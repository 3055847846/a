==> flow/design.v <==
module AHB2APB_bridge #(
    parameter    IDLE   = 2'b00  ,
    parameter    BUSY   = 2'b01  ,
    parameter    SEQ    = 2'b10  ,
    parameter    NONSEQ = 2'b11  ,
    parameter    OKAY  = 2'b00   ,
    parameter    ERROR = 2'b01   ,
    parameter    SPLIT = 2'b10   ,
    parameter    RETRY = 2'b11   ,
    parameter    BRIDGE_IDLE   = 2'b00,
    parameter    BRIDGE_SETUP  = 2'b01,
    parameter    BRIDGE_ENABLE = 2'b10,
    parameter    ADDR_GPIO_0   = 32'h0000_0000,
    parameter    ADDR_GPIO_1   = 32'h0000_8000
) (
    input iHCLK,
    input iHRESETn,
    input iHSEL,
    input  [1:0]  iHTRANS, 
    input  [3:0]  iHSIZE ,
    input  [2:0]  iHBURST, 
    input         iHWRITE,
    input  [31:0] iHWDATA, 
    input  [31:0] iHADDR ,
    output        oHREADY,
    output [1:0]  oHRESP ,
    output [31:0] oHRDATA,
    input [31:0] iPRDATA,
    output oPSEL0,
    output oPSEL1,
    output oPWRITE,
    output oPENABLE,
    output [31:0] oPADDR,
    output [31:0] oPWDATA
);
    reg         iHWRITE_r ;
    reg  [31:0] iHADDR_r  ;
    reg  [31:0] iHWDATA_r ;
    reg [1:0] bridge_state;
    always@( posedge iHCLK)  begin
        if(!iHRESETn) begin
            iHWRITE_r <= 1'b0;
            iHADDR_r  <= 32'b0;
            iHWDATA_r <= 32'b0;
        end 
        else if( iHSEL && (bridge_state == BRIDGE_IDLE || bridge_state == BRIDGE_ENABLE))begin
            iHWRITE_r <= iHWRITE;  
            iHADDR_r  <= iHADDR ;  
            iHWDATA_r <= iHWDATA;  
        end
    end 
    always @(posedge iHCLK ) begin
        if (!iHRESETn) begin
            bridge_state <= BRIDGE_IDLE;
        end else begin
            case ( bridge_state )
                BRIDGE_IDLE: begin
                    if(iHSEL) begin
                        bridge_state <= BRIDGE_SETUP;
                    end 
                    else begin
                        bridge_state <= BRIDGE_IDLE;
                    end                     
                end
                BRIDGE_SETUP: begin
                    bridge_state <= BRIDGE_ENABLE;
                end
                BRIDGE_ENABLE: begin
                    if(iHSEL) begin
                        bridge_state <= BRIDGE_SETUP;
                    end 
                    else begin
                        bridge_state <= BRIDGE_IDLE;
                    end
                end
                default: bridge_state <= BRIDGE_IDLE;
            endcase
        end
    end
    assign oHREADY = ( bridge_state == BRIDGE_SETUP ) ? 1'b0 : 1'b1;
    assign oHRESP  = OKAY ;
    assign oHRDATA = iPRDATA;
    assign oPSEL0   = ( iHADDR_r == ADDR_GPIO_0) ? 1'b1 : 1'b0;
    assign oPSEL1   = ( iHADDR_r == ADDR_GPIO_1) ? 1'b1 : 1'b0;
    assign oPWRITE  = iHWRITE_r ;
    assign oPENABLE = ( bridge_state == BRIDGE_ENABLE ) ? 1'b1 : 1'b0;
    assign oPADDR   = iHADDR_r;
    assign oPWDATA  = iHWDATA_r;
endmodule
From RTL to reports: AHB2APB_bridge:

What the tools print for AHB2APB_bridge, step after step.
Lines are those of the file above, counted from 1.
Operators: Yosys type, input widths -> output width; for muxes data width and select width s.
A cell with n/a has no value.

* top: AHB2APB_bridge
* clock port: iHCLK
* library: sky130hd
* timing corner: tt_025C_1v80

Word level:

Source: Yosys, flattened and elaborated, memories not mapped. Widths are those after wreduce; folded enables and synchronous resets count as part of the registers. Registers that Yosys merges into a memory's read port (data or address) are not register bits. Print and check cells do not count. Equal cells are merged and count once.

* reduce/logical cells: 5
* equal/unequal tests: 3
* muxes and demuxes: 6

Operators by type and width (number)
* $eq 32x16->1 const B: 1
* $logic_not 32->1: 1
* $mux 1: 5
* $pmux 2 s2: 1
* $eq 2x1->1 const B: 1
* $eq 2x2->1 const B: 1
* $logic_not 2->1: 1
* $reduce_or 2->1: 1
* $logic_and 1x1->1: 1
* $logic_or 1x1->1: 1

* register bits after elaboration: 67
* output and inout port bits: 103
* cells after elaboration: 18
* input bits: 109

Logic depth:

Depth = most cells in a row (Yosys ltp): at word level without a register or memory, in the mapped netlist without a sequential cell, where the memories' decode and read muxes count.

* depth after elaboration: 3
* ABC_AREA: 0
* mapped depth: 5
* mapped depth without buffers: 3

Netlist:

The flow's flattened synthesis, as Yosys stat reports it; memories are mapped. The netlist is that of the ABC_AREA named above (0 if unset); the other value can give another one.
Totals and module areas in this step are rounded.

Cell types
* sky130_fd_sc_hd__dfxtp_1: number 68, area in all 1.36E+03 µm²
* sky130_fd_sc_hd__nand2_1: number 130, area in all 487.968 µm²
* sky130_fd_sc_hd__a21boi_1: number 50, area in all 375.36 µm²
* sky130_fd_sc_hd__buf_4: number 40, area in all 300.288 µm²
* sky130_fd_sc_hd__a21boi_0: number 15, area in all 112.608 µm²
* sky130_fd_sc_hd__buf_6: number 5, area in all 56.304 µm²
* sky130_fd_sc_hd__nor4_1: number 7, area in all 43.792 µm²
* sky130_fd_sc_hd__clkbuf_1: number 7, area in all 26.275 µm²
* sky130_fd_sc_hd__buf_2: number 3, area in all 15.014 µm²
* sky130_fd_sc_hd__nor3_1: number 3, area in all 15.014 µm²
* sky130_fd_sc_hd__and2_1: number 2, area in all 12.512 µm²
* sky130_fd_sc_hd__nand4_1: number 2, area in all 12.512 µm²
* sky130_fd_sc_hd__inv_1: number 2, area in all 7.507 µm²
* sky130_fd_sc_hd__o21a_1: number 1, area in all 7.507 µm²
* sky130_fd_sc_hd__o21ai_0: number 1, area in all 5.005 µm²
* sky130_fd_sc_hd__o21ai_1: number 1, area in all 5.005 µm²
* sky130_fd_sc_hd__conb_1: number 1, area in all 3.754 µm²
* sky130_fd_sc_hd__nor2_1: number 1, area in all 3.754 µm²

* flip-flop cells: 68
* cell area after synthesis: 2850 µm²
* cell count: 339
* sequential area: 1360 µm²
* buffers: 55

Timing after synthesis:

Path of least setup slack by OpenSTA after synthesis, without wires, with an ideal clock, recovery checks aside; 20% of the period is set as input and as output delay. Where synthesis merged equal registers, the netlist keeps one of their names.

* kind: reg-to-output
* start point: register iHADDR_r[2]
* end point: output port oPSEL0
* driving pins on the path: 4
* slack: 1286 ps
* external output delay: 582 ps
* period: 2910 ps
* arrival time: 1042 ps
* data required time: 2328 ps
* time at the first pin: 0 ps
* buffers on the path: 0
* delay of the path: 1042 ps
* period reached after synthesis: 1624 ps

"delay of the path" = arrival - input delay + setup time.
At an output port there is no setup time.
"driving pins on the path" counts driving pins, that of a launching flip-flop among them; a cell with two outputs on the path counts twice.
"period reached after synthesis" = period - worst setup slack (recovery checks aside). The figure is calculated, with input and output delays left at 20% of the set period.
Between the ends stands the longest chain of elaborated cells between them, by number of cells; it is not shown to be the way that was timed. Of several equally long chains one is given.
Each line given opens the expression or statement behind the cell; cells for indexed reads and writes are added by Yosys, which also makes memories of some case tables.

* path through: sky130_fd_sc_hd__dfxtp_1 > sky130_fd_sc_hd__nor4_1 > sky130_fd_sc_hd__nand4_1 > sky130_fd_sc_hd__nor3_1
* cells in the longest elaborated chain: 2
* elaborated cells between the ends (all ways): 2
* RTL lines with such cells: 1
* those cells by class: 1 x mux; 1 x reduce/logical

RTL lines, path post-synthesis
* start: declaration: RTL line 37 `reg  [31:0] iHADDR_r  ;`
* start: assignment: RTL line 43 `iHADDR_r  <= 32'b0;`
* start: assignment: RTL line 48 `iHADDR_r  <= iHADDR ;`
* $logic_not 32->1: RTL line 83 `assign oPSEL0   = ( iHADDR_r == ADDR_GPIO_0) ? 1'b1 : 1'b0;`
* $mux 1: RTL line 83
* end: declaration: RTL line 29 `output oPSEL0,`

Timing after layout:

From the final timing report of job 1: the path of least setup slack in the routed layout; clock arrival at registers is part of the times.
The report prints the path's times to 10 ps; the period is as set.

* kind: reg-to-output
* start point: register iHADDR_r[10]
* end point: output port oPSEL0
* arrival time: 1550 ps
* slack: -580 ps
* driving pins on the path: 6
* data required time: 980 ps
* external output delay: 240 ps
* buffers on the path: 2
* time at the first pin: 310 ps
* period: 1220 ps

Between the ends stands the longest chain of elaborated cells between them, by number of cells; it is not shown to be the way that was timed. Of several equally long chains one is given.

* path through: sky130_fd_sc_hd__dfxtp_2 > sky130_fd_sc_hd__nor4_4 > sky130_fd_sc_hd__nand4_1 > sky130_fd_sc_hd__buf_4 > sky130_fd_sc_hd__nor3_4 > sky130_fd_sc_hd__buf_2
* cells in the longest elaborated chain: 2
* elaborated cells between the ends (all ways): 2
* RTL lines with such cells: 1
* those cells by class: 1 x mux; 1 x reduce/logical

RTL lines, path after layout
* start: declaration: RTL line 37 `reg  [31:0] iHADDR_r  ;`
* start: assignment: RTL line 43 `iHADDR_r  <= 32'b0;`
* start: assignment: RTL line 48 `iHADDR_r  <= iHADDR ;`
* $logic_not 32->1: RTL line 83 `assign oPSEL0   = ( iHADDR_r == ADDR_GPIO_0) ? 1'b1 : 1'b0;`
* $mux 1: RTL line 83
* end: declaration: RTL line 29 `output oPSEL0,`

Add stored flow runs of AHB2APB_bridge

Stored flow runs of AHB2APB_bridge (2 of them; Yosys, OpenROAD, sky130hd). They differ in their settings and are not a sequence. Constraints: input delay and output delay 20% of the set period each, output load 0.01 pF.
"clock period reached" = clock period - worst setup slack. The figure is calculated, with input and output delays left at 20% of the set period.
"critical path time" = time allowed to the worst setup path (clock period - input delay - output delay, where it has them) - its slack; a late launch clock adds to it, a late capture clock takes from it.
"total power after layout" rests on the timing tool's default activity at the inputs, not on a simulated workload.
"critical path time" is given in steps of 10 ps.
Values from the reports are rounded here.

### Job 1

Settings: `period_ns=1.22`, `CORE_UTILIZATION=28`, `SETUP_SLACK_MARGIN=0.26`, `PLACE_DENSITY=0.56`, `CORE_ASPECT_RATIO=0.51`, `CORE_MARGIN=3`, `TNS_END_PERCENT=80`, `GPL_ROUTABILITY_DRIVEN=1`, `CTS_CLUSTER_DIAMETER=212`, `CAP_MARGIN=10`, `SLEW_MARGIN=25`

- Standard-cell area after layout: 6,270 µm²
- Critical path time: 1,550 ps
- Critical path type: reg-to-output
- Area inside the die boundary: 11,500 µm²
- Summed negative setup slack: -1,990 ps
- Clock period reached: 1,799 ps
- Worst hold slack in the final report: 412 ps
- Utilization: 0.655
- Total power after layout: 0.00663 W
- Synthesized cell area: 2,850 µm²
- Worst setup slack after layout: -579 ps

### Job 2

Settings: `period_ns=1.49`, `CORE_UTILIZATION=67`, `SETUP_SLACK_MARGIN=-0.03`, `PLACE_DENSITY_LB_ADDON=0.14`, `TNS_END_PERCENT=65`, `GPL_TIMING_DRIVEN=0`, `CTS_CLUSTER_SIZE=64`, `CTS_CLUSTER_DIAMETER=342`, `SLEW_MARGIN=20`, `MAX_ROUTING_LAYER=met5`, `CAP_MARGIN=20`, `CORE_MARGIN=2`

No results, placement failed with FLW-0024.
