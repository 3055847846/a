==> flow/design.v <==
module APB_GPIO #(
  parameter    ADDR_GPIO   = 32'h0000_0000,        
  parameter    OFFSET_GPIO_DATA_RO = 4'h0,           
  parameter    OFFSET_GPIO_DATA    = 4'h4,           
  parameter    OFFSET_GPIO_DIRM    = 4'h8,           
  parameter    OFFSET_GPIO_OEN     = 4'hC            
) (
    input         iPCLK   ,       
    input         iPRESETn,       
    input         iPSEL   ,       
    input         iPWRITE ,       
    input         iPENABLE,       
    input  [31:0] iPADDR  ,       
    input  [31:0] iPWDATA ,       
    output [31:0] oPRDATA ,       
    input  [31:0] iGPIOin,         
    output [31:0] oGPIOout         
);
    reg         iPSELx_r  ; 
    reg         iPWRITE_r ; 
    reg  [31:0] iPADDR_r  ; 
    reg  [31:0] iPWDATA_r ; 
    always@( posedge iPCLK)  begin    
        if(!iPRESETn) begin           
            iPWRITE_r  <= 1'b0;        
            iPADDR_r   <= 16'b0;      
        end
        else begin                      
            iPWRITE_r  <= iPWRITE;     
            iPWDATA_r  <= iPWDATA;     
            iPADDR_r   <= iPADDR;      
        end
    end
    reg [31:0] reg_DATA_RO;      
    reg [31:0] reg_DATA;          
    reg [31:0] reg_DIRM;      
    reg [31:0] reg_OEN;    
    integer i;                            
    reg [31:0] oGPIOout_r ;               
    always @(posedge iPCLK ) begin        
        if( !iPRESETn ) begin              
            reg_DATA_RO   <= 32'b0;         
            reg_DATA      <= 32'b0;           
            reg_DIRM      <= 32'b0;          
            reg_OEN       <= 32'b0;           
        end
        else begin          
            if( iPENABLE && iPWRITE) begin             
                case ( iPADDR[3:0] )                   
                    OFFSET_GPIO_DATA_RO: begin end     
                    OFFSET_GPIO_DATA:    begin        
                        reg_DATA       <= iPWDATA;      
                    end
                    OFFSET_GPIO_DIRM:    begin
                        reg_DIRM <= iPWDATA;             
                    end
                    OFFSET_GPIO_OEN:     begin
                        reg_OEN <= iPWDATA;              
                    end
                    default:             begin
                        reg_DATA    <= reg_DATA   ;      
                        reg_DIRM    <= reg_DIRM   ;      
                        reg_OEN     <= reg_OEN    ;       
                    end
                endcase 
            end
            for ( i=0 ; i<32 ; i=i+1 ) begin                  
                if ( reg_DIRM[i] ) begin
                    reg_DATA_RO[i] <= oGPIOout_r[i] ; 
                end else begin
                    reg_DATA_RO[i] <= iGPIOin[i] ; 
                end  
            end     
       end
    end
    assign oPRDATA = reg_DATA_RO;                      
    assign oGPIOout = oGPIOout_r ;                  
    always @(*) begin                              
        for ( i=0 ; i<32 ; i=i+1 ) begin             
            if( reg_DIRM[i] & reg_OEN[i] ) begin  
                oGPIOout_r[i] = reg_DATA[i] ;       
            end else begin
                oGPIOout_r[i] = 1'bz;              
            end
        end
    end
endmodule
# Reports on APB_GPIO
# The steps from the RTL of APB_GPIO to its reports follow in flow order.
# Line numbers count from 1 in the design file above.
# Library cell names are shortened.
# A cell with - has no value.
[design]
design = "APB_GPIO"
clock_port = "iPCLK"
lib = "sky130hd"
corner = "tt_025C_1v80"

# After elaboration
# Yosys after proc, flatten, opt, wreduce and memory -nomap, before mapping. Enables and synchronous resets that opt folds into registers are not counted as muxes. Memory bits, and registers merged into a memory's read port (data or address), are not among the register bits. Print and check cells are not counted. Equal cells are merged and count once.
[op_classes]
reduce_and_logical = 4
muxes = 64
logic = 32
n_eq = 3
[op_table]
columns = ["op", "n"]
rows = [
  ["two-way mux 1 bit", 64],
  ["bitwise AND 1 bit", 32],
  ["equality test 4 bit (second input constant)", 2],
  ["AND reduction 2 bit", 3],
  ["equality test 4 x 3 -> 1 bit (second input constant)", 1],
  ["logical AND 1 bit", 1],
]
[word_totals]
elab_cells = 107
out_inout_bits = 64
in_bits = 101
ff_bits = 128

# Depth
# Longest topological path by Yosys (ltp), each cell counted once; first at word level (registers and memories cut), then after technology mapping (sequential cells cut; the memories' decode and read muxes count).
[logic_depth]
depth_word = 3
abc_area = 0
ltp_mapped = 5
mapped_depth_nobuf = 3

# Netlist
# Source: synth_stat.txt of the flow (Yosys; design flattened, memories mapped). It holds for the ABC_AREA given above (unset counts as 0); a run with the other value may have another netlist.
# The area totals of this step are shown rounded.
[mapped]
yosys_area_um2 = 3640
seq_area_um2 = 1920
ffs = 96
stdcells = 345
buf_cells = 22
[by_type]
columns = ["cell_type", "n", "area_total_um2"]
rows = [
  ["dfxtp_1", 96, 1.92E+03],
  ["mux2i_1", 96, 960.922],
  ["nand2_1", 96, 360.346],
  ["nor2b_1", 32, 200.192],
  ["buf_8", 6, 90.086],
  ["clkbuf_1", 12, 45.043],
  ["buf_6", 2, 22.522],
  ["nand3b_1", 2, 15.014],
  ["and4bb_1", 1, 12.512],
  ["buf_2", 2, 10.01],
]

# Timing after synthesis
# Path of least setup slack by OpenSTA after synthesis, without wires, with an ideal clock, recovery checks aside; 20% of the period is set as input and as output delay. Where synthesis merged equal registers, the netlist keeps one of their names.
[synth_timing]
kind = "input port to flip-flop"
start = "input port iPADDR[0]"
end = "register reg_DIRM[10]"
launch_ps = 334
path_stages = 5
period_ps = 1670
in_delay_ps = 334
required_time_ps = 1551
arrival_time_ps = 1070
setup_ps = 119
n_path_buf = 2
slack_ps = 481
delay_ps = 855
period_less_setup_slack_ps = 1189
# "delay_ps" = arrival - input delay + setup time.
# "path_stages" counts driving pins, that of a launching flip-flop among them; a cell with two outputs on the path counts twice.
# "period_less_setup_slack_ps" = period - worst setup slack (recovery checks aside). The figure is calculated, with input and output delays left at 20% of the set period.
# The rows between start and end are the longest chain of elaborated cells between them; the timing report does not say that the signal goes this way. Where chains are equally long, one stands for them.
# Each line given opens the expression or statement behind the cell; cells for indexed reads and writes are added by Yosys, which also makes memories of some case tables.
# A register here has more assigning lines than the two given.
[synth_via]
path_cell_list = "and4bb_1 nand3b_1 buf_6 buf_8 mux2i_1"
elab_chain_cells = 2
cells_between = 2
cone_lines = 1
cone_classes = "eq/ne (1); reduce/logical (1)"
[synth_rtl]
columns = ["item", "line", "text"]
rows = [
  ["start: declaration", 13, "input  [31:0] iPADDR  ,"],
  ["equality test 4 bit", 49, "case ( iPADDR[3:0] )"],
  ["AND reduction 2 bit", "-", ""],
  ["end: assignment", 55, "reg_DIRM <= iPWDATA;"],
  ["end: assignment", 62, "reg_DIRM    <= reg_DIRM   ;"],
  ["end: declaration", 36, "reg [31:0] reg_DIRM;"],
]

# Path in the finished layout
# Path of least setup slack in the final report of run 1 (OpenROAD, finished layout, wires in). Where an end is a register, its clock arrival counts in the times.
# The report prints the path's times to 10 ps; the period is as set.
[layout_timing]
kind = "flip-flop to output port"
start = "register reg_DATA[23]"
end = "output port oGPIOout[23]"
period_ps = 662
required_time_ps = 530
slack_ps = -280
arrival_time_ps = 810
path_stages = 2
n_path_buf = 1
launch_ps = 340
output_delay_ps = 130
# The rows between start and end are the longest chain of elaborated cells between them; the timing report does not say that the signal goes this way. Where chains are equally long, one stands for them.
# A register here has more assigning lines than the two given.
[layout_via]
path_cell_list = "dfxtp_2 buf_6"
elab_chain_cells = 1
cells_between = 1
cone_lines = 1
cone_classes = "mux (1)"
[layout_rtl]
columns = ["item", "line", "text"]
rows = [
  ["start: declaration", 35, "reg [31:0] reg_DATA;"],
  ["start: assignment", 52, "reg_DATA       <= iPWDATA;"],
  ["start: assignment", 61, "reg_DATA    <= reg_DATA   ;"],
  ["two-way mux 1 bit", 80, "if( reg_DIRM[i] & reg_OEN[i] ) begin"],
  ["end: declaration", 17, "output [31:0] oGPIOout"],
]

# Flow measurements of APB_GPIO on sky130hd: 2 stored runs with different settings, listed in no order. Input and output delays are each 20% of the period that was set; the output load is 0.01 pF.
# "clock_period_reached_ps": clock period set for the run, less the worst setup slack. It is reckoned from that one timing run; input and output delays stay at 20% of the period that was set.
# "worstPathTime_ps" means the part of the period allowed to the worst setup path (the constraints hold back 20% at inputs and 20% at outputs) less its slack; where the path has registers, the arrival times of their clocks count too.
# "power.total_uw" rests on the timing tool's default activity at the inputs, not on a simulated workload.
# "worstPathTime_ps" is known to 10 ps.
# Results are given in rounded form.

[[run]]
name = "run 1"
[run.settings]
period_ns = 0.662
CORE_UTILIZATION = 30
PLACE_DENSITY_LB_ADDON = 0.03
CORE_ASPECT_RATIO = 0.55
CORE_MARGIN = 6
CELL_PAD_IN_SITES_GLOBAL_PLACEMENT = 0
CTS_CLUSTER_SIZE = 96
SLEW_MARGIN = 5
CAP_MARGIN = 20
[run.results]
synthArea_um2 = 3640
die_um2 = 15000
final_cell_area_um2 = 5950
post_route_util_frac = 0.511
worst_setup_slack_ps = -282
tns_ps = -27700
holdWs_ps = 295
power.total_uw = 11800
clock_period_reached_ps = 944
worstPathTime_ps = 810
critical_path_type = "flip-flop to output port"

[[run]]
name = "run 2"
[run.settings]
period_ns = 1.08
CORE_UTILIZATION = 17
PLACE_DENSITY_LB_ADDON = 0.03
HOLD_SLACK_MARGIN = 0.11
CORE_MARGIN = 4
CELL_PAD_IN_SITES_GLOBAL_PLACEMENT = 2
ABC_AREA = 1
MAX_ROUTING_LAYER = "met4"
CAP_MARGIN = 20
SLEW_MARGIN = 20
[run.results]
synthArea_um2 = 4210
die_um2 = 27300
final_cell_area_um2 = 6360
post_route_util_frac = 0.262
worst_setup_slack_ps = 40
tns_ps = 0
holdWs_ps = 314
power.total_uw = 8140
clock_period_reached_ps = 1040
worstPathTime_ps = 820
critical_path_type = "flip-flop to output port"
